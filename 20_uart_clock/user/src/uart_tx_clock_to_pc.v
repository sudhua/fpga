==> flow/design.v <==
module clock_generate(
    Clk,
    Reset_n,
    rx_data,
    rx_done,
    Hour,
    Minute,
    Seconds,
    uart_tx_flag
);
    input Clk;
    input Reset_n;
    input [7:0]rx_data;
    input rx_done;
    output reg [7:0]Hour;
    output reg [7:0]Minute;
    output reg [7:0]Seconds;
    output reg uart_tx_flag;
    reg r_rx_done0;
    reg r_rx_done;
    always@(posedge Clk)begin
        r_rx_done0 <= rx_done;
        r_rx_done <= r_rx_done0;
    end
    reg [7:0]uart_data[5:0];
    always@(posedge Clk or negedge Reset_n)
    if(!Reset_n) begin
        uart_data[0] <= 0;
        uart_data[1] <= 0;
        uart_data[2] <= 0;
        uart_data[3] <= 0;
        uart_data[4] <= 0;
        uart_data[5] <= 0;
    end
    else if(r_rx_done0) begin
        uart_data[5] <= rx_data;
        uart_data[4] <= uart_data[5];
        uart_data[3] <= uart_data[4];
        uart_data[2] <= uart_data[3];
        uart_data[1] <= uart_data[2];
        uart_data[0] <= uart_data[1];
    end
    reg counter_flag;
    always@(posedge Clk or negedge Reset_n)
    if(!Reset_n)begin
        Hour <= 0;
        Minute <= 0;
        Seconds <= 0;
        counter_flag <= 0;
    end
    else if(r_rx_done)begin
        if((uart_data[0] == 8'hff) && (uart_data[1] == 8'ha5) && (uart_data[5] == 8'hf0)) begin
            Hour <= uart_data[2];
            Minute <= uart_data[3];
            Seconds <= uart_data[4];
            counter_flag <= 1;
        end
        else
            counter_flag <= 0;
    end
    reg [25:0]counter;
    always@(posedge Clk or negedge Reset_n)
    if(!Reset_n)begin
        counter <= 0;
    end
    else if(counter_flag == 1) begin
        if (counter == 50_000 -1)
            counter <= 0;
        else
            counter <= counter + +1'd1;
    end
    else 
        counter <= 0;
    always@(posedge Clk or negedge Reset_n)
    if(!Reset_n)begin
        Seconds <= 0;
    end
    else if(counter == 50_000 -1) begin  
        if(Seconds >= 60)
            Seconds <= 0;
        else
            Seconds <= Seconds + 1'd1;
    end
    always@(posedge Clk or negedge Reset_n)
    if(!Reset_n)begin
        Minute <= 0;
    end
    else if((counter == 50_000 -1) && (Seconds >= 60))begin
        if(Minute >= 60)
            Minute <= 0;
        else
            Minute <= Minute + 1'd1;
    end
    always@(posedge Clk or negedge Reset_n)
    if(!Reset_n)begin
        Hour <= 0;
    end
    else if((counter == 50_000 -1) && (Minute >= 60) && (Seconds >= 60))begin
        if(Hour >= 24)
            Hour <= 0;
        else
            Hour <= Hour + 1'd1;
    end
    always@(posedge Clk or negedge Reset_n)
    if(!Reset_n)
        uart_tx_flag <= 0;
    else if(counter == 50_000 -1) 
        uart_tx_flag <= 1;
    else 
        uart_tx_flag <= 0;
endmodule
module uart_byte_tx(
    Clk,
    Reset_n,
    Data,
    baud_set,
    send_go,
    uart_tx,
    tx_done
    );
    input Clk;
    input Reset_n;
    input [2:0]baud_set;
    input [7:0]Data;
    input send_go;
    output reg uart_tx;
    output reg tx_done;
    reg [17:0]bps_DR;
    always@(*)
    case(baud_set)
        0:bps_DR = 1000000000/9600/20; 
        1:bps_DR = 1000000000/119200/20;
        2:bps_DR = 1000000000/38400/20;
        3:bps_DR = 1000000000/57600/20;
        4:bps_DR = 1000000000/115200/20;
    endcase
    reg send_en;
    always@(posedge Clk or negedge Reset_n)
    if(!Reset_n)
        send_en <= 0;
    else if(send_go)  
        send_en <= 1;
    else if(tx_done)  
        send_en <= 0;
    reg [17:0]div_cnt;
    always@(posedge Clk or negedge Reset_n)
    if(!Reset_n)
        div_cnt <= 0;
    else if(send_en)begin
        if(div_cnt == bps_DR - 1)
            div_cnt <= 0;
        else
            div_cnt <= div_cnt + 1'd1;
    end
    else
        div_cnt <= 0;
    reg [3:0]bps_cnt;
    wire bps_clk;
    assign bps_clk = (div_cnt == 1);   
    always@(posedge Clk or negedge Reset_n)
    if(!Reset_n)
        bps_cnt <= 0;
    else if(send_en)begin 
        if(bps_clk)begin
            if(bps_cnt == 11)
                bps_cnt <= 0;
            else
                bps_cnt <= bps_cnt + 1'd1;
        end
    end
    else 
        bps_cnt <= 0;
    always@(posedge Clk or negedge Reset_n)
    if(!Reset_n)
        tx_done <= 0;
    else if ((bps_clk == 1)&&(bps_cnt == 10))
        tx_done <= 1;
    else
        tx_done <= 0;
    reg [7:0]r_Data;
    always@(posedge Clk)
    if(send_go)
        r_Data <= Data;
    else
        r_Data <= r_Data;
    always@(posedge Clk or negedge Reset_n)
    if(!Reset_n)begin
        uart_tx <= 1; 
    end
    else case(bps_cnt)
        1:uart_tx <= 0;
        2:uart_tx <= r_Data[0];
        3:uart_tx <= r_Data[1];
        4:uart_tx <= r_Data[2];
        5:uart_tx <= r_Data[3];
        6:uart_tx <= r_Data[4];
        7:uart_tx <= r_Data[5];
        8:uart_tx <= r_Data[6];
        9:uart_tx <= r_Data[7];
        10:uart_tx <= 1;
        11:uart_tx <= 1;
        default:uart_tx <= 1;
    endcase
endmodule
module uart_tx_clock_to_pc(
    Clk,
    Reset_n,
    uart_tx
);
    input Clk;
    input Reset_n;
    output uart_tx;
    wire Hour, Minute, Seconds;
    wire [15:0]Clock_Data;
    assign Clock_Data = {4'h0, Hour, Minute, Seconds};
    wire uart_tx_flag;
    clock_generate clock_generate_inst0(
        .Clk(Clk),
        .Reset_n(Reset_n),
        .rx_data(),
        .rx_done(),
        .Hour(Hour),
        .Minute(Minute),
        .Seconds(Seconds),
        .uart_tx_flag(uart_tx_flag)
    );
    wire tx_done;
    reg send_go;
    reg [7:0]Data;
    uart_byte_tx uart_byte_tx_inst0(
        .Clk(Clk),
        .Reset_n(Reset_n),
        .Data(Data),
        .baud_set(3'd4),
        .send_go(send_go),
        .uart_tx(uart_tx),
        .tx_done(tx_done)
    );
    reg [15:0]r_Data;
    always@(posedge Clk or negedge Reset_n)
    if(!Reset_n)
        r_Data <= 0;
    else if (uart_tx_flag)
        r_Data <= Clock_Data;
    else
        r_Data <= r_Data;
    reg [2:0]sate;
    always@(posedge Clk or negedge Reset_n)begin
    if(!Reset_n)begin
        send_go <= 0;
        sate <= 0;
    end
    else if(sate == 0)
        if(uart_tx_flag)begin
            Data <= r_Data[15:8];
            send_go <= 1;
            sate <= 1;
        end
        else begin
            Data <= Data;
            send_go <= 0;
            sate <= 0;
        end
    else if (sate == 1)
        if(tx_done)begin
            Data <= r_Data[7:0];
            send_go <= 1;
            sate <= 2;
        end
        else begin
            Data <= Data;
            send_go <= 0;
            sate <= 1;
        end
    else if (sate == 2)
        if(tx_done)begin
            sate <= 0;
        end
        else begin
            Data <= Data;
            send_go <= 0;
            sate <= 2;
        end
    end
endmodule
# Reports on uart_tx_clock_to_pc
# The steps from the RTL of uart_tx_clock_to_pc to its reports follow in flow order.
# Lines are those of the file above, counted from 1.
# Operators: Yosys type, input widths -> output width; for muxes data width and select width s.
# Library cell names are shortened.
# The mark - stands for no value.
# inputs
top_module	uart_tx_clock_to_pc
clock	Clk
library	sky130hd
pvt_corner	tt_025C_1v80

# Word level
# Source: Yosys, flattened and elaborated. Widths are those after wreduce. Registers that Yosys merges into a memory's read port (data or address) are not register bits. Print and check cells do not count.
# classes
add_sub_neg	6
mux	32
n_reduce_logical	14
eq_ne	22
compare	3
# op_table
op	n
$mux 8	7
$mux 26	2
$mux 18	2
$add 26x1->26 const B	1
$eq 26x16->1 const B	1
$add 8x1->8 const B	3
$eq 8x8->1 const B	3
$add 18x1->18 const B	1
$eq 18x1->1 const B	1
$eq 18x9->1 const B	1
$eq 4x3->1 const B	4
$eq 4x4->1 const B	4
$ge 8x6->1 const B	2
$mux 1	12
$mux 4	3
$pmux 1 s9	1
$mux 3	3
$eq 4x2->1 const B	2
$ge 8x5->1 const B	1
$logic_and 1x1->1	6
$reduce_bool 2->1	3
$reduce_and 2->1	2
$add 4x1->4 const B	1
$eq 4x1->1 const B	1
$reduce_and 4->1	1
$mux 2	2
$eq 3x1->1 const B	1
$eq 3x2->1 const B	1
# Not listed: further kinds 5, cells in them 5.
# bits
out_inout_bits	1
reg_bits	174

# Longest topological paths
# Depth = most cells in a row (Yosys ltp): at word level without a register or memory, in the mapped netlist without a sequential cell, where the memories' decode and read muxes count.
# depth
depth_word	4
abc_area	0
depth_mapped	7
ltp_nobuf	6

# Netlist
# Yosys stat after the flow's synthesis: flattened, memories mapped to cells. It holds for the ABC_AREA given above (unset counts as 0); a run with the other value may have another netlist.
# types
cell	n	area_total_um2
dfrtp_1	27	675.648
nor2_1	24	90.086
xnor2_1	10	87.584
ha_1	6	75.072
dfstp_2	2	52.55
nand4_1	8	50.048
nor4_1	6	37.536
nand3_1	7	35.034
nor3_1	7	35.034
o21ai_0	7	35.034
xor2_1	4	35.034
inv_1	8	30.029
nor4_2	2	25.024
nand2_1	6	22.522
a21oi_1	4	20.019
and3_1	3	18.768
and4_1	2	17.517
buf_2	3	15.014
# Other cell types: 16; their cells: 17.
# synth_totals
ff_cells	29
cell_count	153
yosys_area_um2	1497.7

# Path before layout
# Path of least setup slack by OpenSTA after synthesis, without wires, with an ideal clock, recovery checks aside; 20% of the period is set as input and as output delay. Where synthesis merged equal registers, the netlist keeps one of their names.
# synth_path
path_type	register to register
from	reg uart_byte_tx_inst0.div_cnt[1]
to	reg uart_byte_tx_inst0.bps_cnt[2]
tclk_ps	1720
t_required_ps	1643
setup_ps	77
t_arrival_ps	1641
path_buffers	0
delay_ps	1718
stages	7
slack_ps	1
period_less_setup_slack_ps	1719
# "delay_ps" = arrival - input delay + setup time.
# "stages" counts driving pins, that of a launching flip-flop among them; a cell with two outputs on the path counts twice.
# "period_less_setup_slack_ps" = period - worst setup slack (recovery checks aside). The figure is calculated, with input and output delays left at 20% of the set period.
# Between the ends stands the longest chain of elaborated cells between them, by number of cells; it is not shown to be the way that was timed. Of several equally long chains one is given.
# A line is the first line of the expression or statement that the cell stems from. Yosys adds cells for indexed reads and writes and turns some case tables into memories.
# At most two assigning lines are given for a register; there are more.
# synth_between
cell_sequence	dfrtp_1 > inv_1 > ha_1 > nor3b_1 > nand4_2 > or4_1 > a21oi_1
elab_chain_cells	3
cells_between	4
cone_lines	3
classes_between	eq/ne: 2; mux: 2
# synth_rtl
element	line	source
from (decl)	145	reg [17:0]div_cnt;
from (assign)	148	div_cnt <= 0;
from (assign)	153	div_cnt <= div_cnt + 1'd1;
$eq 18x1->1	159	assign bps_clk = (div_cnt == 1);
$mux 4	164	if(bps_clk)begin
$mux 4	163	else if(send_en)begin
to (assign)	162	bps_cnt <= 0;
to (assign)	168	bps_cnt <= bps_cnt + 1'd1;
to (decl)	157	reg [3:0]bps_cnt;

# Worst path after layout
# From the final timing report of entry B: the path of least setup slack in the routed layout; clock arrival at registers is part of the times.
# The report prints the path's times to 10 ps; the period is as set.
# layout_path
path_type	register to register
from	reg uart_byte_tx_inst0.div_cnt[6]
to	reg uart_byte_tx_inst0.div_cnt[17]
t_arrival_ps	1930
path_buffers	2
stages	7
tclk_ps	1310
t_required_ps	1560
slack_ps	-370
setup_ps	90
# Between the ends stands the longest chain of elaborated cells between them, by number of cells; it is not shown to be the way that was timed. Of several equally long chains one is given.
# At most two assigning lines are given for a register; there are more.
# layout_between
cell_sequence	dfrtp_2 > buf_6 > nand4_1 > nor4_2 > buf_4 > nor2_1 > nor3_1
elab_chain_cells	3
cells_between	4
cone_lines	3
classes_between	add/sub: 1; eq/ne: 1; mux: 2
# layout_rtl
element	line	source
from (decl)	145	reg [17:0]div_cnt;
from (assign)	148	div_cnt <= 0;
from (assign)	153	div_cnt <= div_cnt + 1'd1;
$add 18x1->18	153
$mux 18	150	if(div_cnt == bps_DR - 1)
$mux 18	149	else if(send_en)begin
to (assign)	148
to (assign)	153
to (decl)	145

Memo
Re: implementation data of uart_tx_clock_to_pc

Measured data: module uart_tx_clock_to_pc, platform sky130hd, 2 stored runs of the flow under differing settings, order arbitrary. Input and output delays are each 20% of the period that was set; the output load is 0.01 pF.
"achieved_clock_period_ps" means the clock period less the worst setup slack. The figure is calculated, with input and output delays left at 20% of the set period.

Entry A, flow files:
==> flow/run.sh <==
#!/bin/bash
# the make line also repeats the synthesis and layout settings of config.mk as NAME=value (left out here)
make -C /OpenROAD-flow-scripts/flow DESIGN_CONFIG=/design/flow/config.mk WORK_HOME=/design/flow/orfs CLKGATE_MAP_FILE= finish
==> flow/config.mk <==
export PLATFORM = sky130hd
export DESIGN_NAME = uart_tx_clock_to_pc
export DESIGN_NICKNAME = uart_tx_clock_to_pc
export VERILOG_FILES = /design/flow/design.v
export SDC_FILE = /design/flow/constraint.sdc
export NUM_CORES = 4
export LEC_CHECK = 0
export CAP_MARGIN = 20
export CELL_PAD_IN_SITES_DETAIL_PLACEMENT = 2
export CORE_MARGIN = 2
export CORE_UTILIZATION = 69
export CTS_CLUSTER_DIAMETER = 384
export GPL_ROUTABILITY_DRIVEN = 1
export GPL_TIMING_DRIVEN = 1
export MAX_ROUTING_LAYER = met4
export SLEW_MARGIN = 40
export TNS_END_PERCENT = 90
==> flow/constraint.sdc <==
create_clock -name core_clock -period 1.12 [get_ports {Clk}]
set_input_delay 0.2240 -clock core_clock [delete_from_list [all_inputs] [get_ports {Clk}]]
set_output_delay 0.2240 -clock core_clock [all_outputs]
set_load 0.01 [all_outputs]

Entry A: no final report: placement broke off with a tool error

Entry B, flow files:
==> flow/run.sh <==
#!/bin/bash
# the make line also repeats the synthesis and layout settings of config.mk as NAME=value (left out here)
make -C /OpenROAD-flow-scripts/flow DESIGN_CONFIG=/design/flow/config.mk WORK_HOME=/design/flow/orfs CLKGATE_MAP_FILE= finish
==> flow/config.mk <==
export PLATFORM = sky130hd
export DESIGN_NAME = uart_tx_clock_to_pc
export DESIGN_NICKNAME = uart_tx_clock_to_pc
export VERILOG_FILES = /design/flow/design.v
export SDC_FILE = /design/flow/constraint.sdc
export NUM_CORES = 4
export LEC_CHECK = 0
export CAP_MARGIN = 20
export CELL_PAD_IN_SITES_GLOBAL_PLACEMENT = 1
export CORE_MARGIN = 2
export CORE_UTILIZATION = 53
export GPL_ROUTABILITY_DRIVEN = 0
export GPL_TIMING_DRIVEN = 1
export PLACE_DENSITY_LB_ADDON = 0.01
export SETUP_SLACK_MARGIN = 0.25
export SLEW_MARGIN = 40
export TNS_END_PERCENT = 100
==> flow/constraint.sdc <==
create_clock -name core_clock -period 1.31 [get_ports {Clk}]
set_input_delay 0.2620 -clock core_clock [delete_from_list [all_inputs] [get_ports {Clk}]]
set_output_delay 0.2620 -clock core_clock [all_outputs]
set_load 0.01 [all_outputs]

==> results of entry B, as CSV <==
result,value
tns_ps,-6011
achieved_clock_period_ps,1677
post_synth_area_um2,1497.7
post_route_util_pct,86.2
worstSetupSlack_ps,-367
final_die_area_um2,3267.3
layout_stdcell_area_um2,2337.2
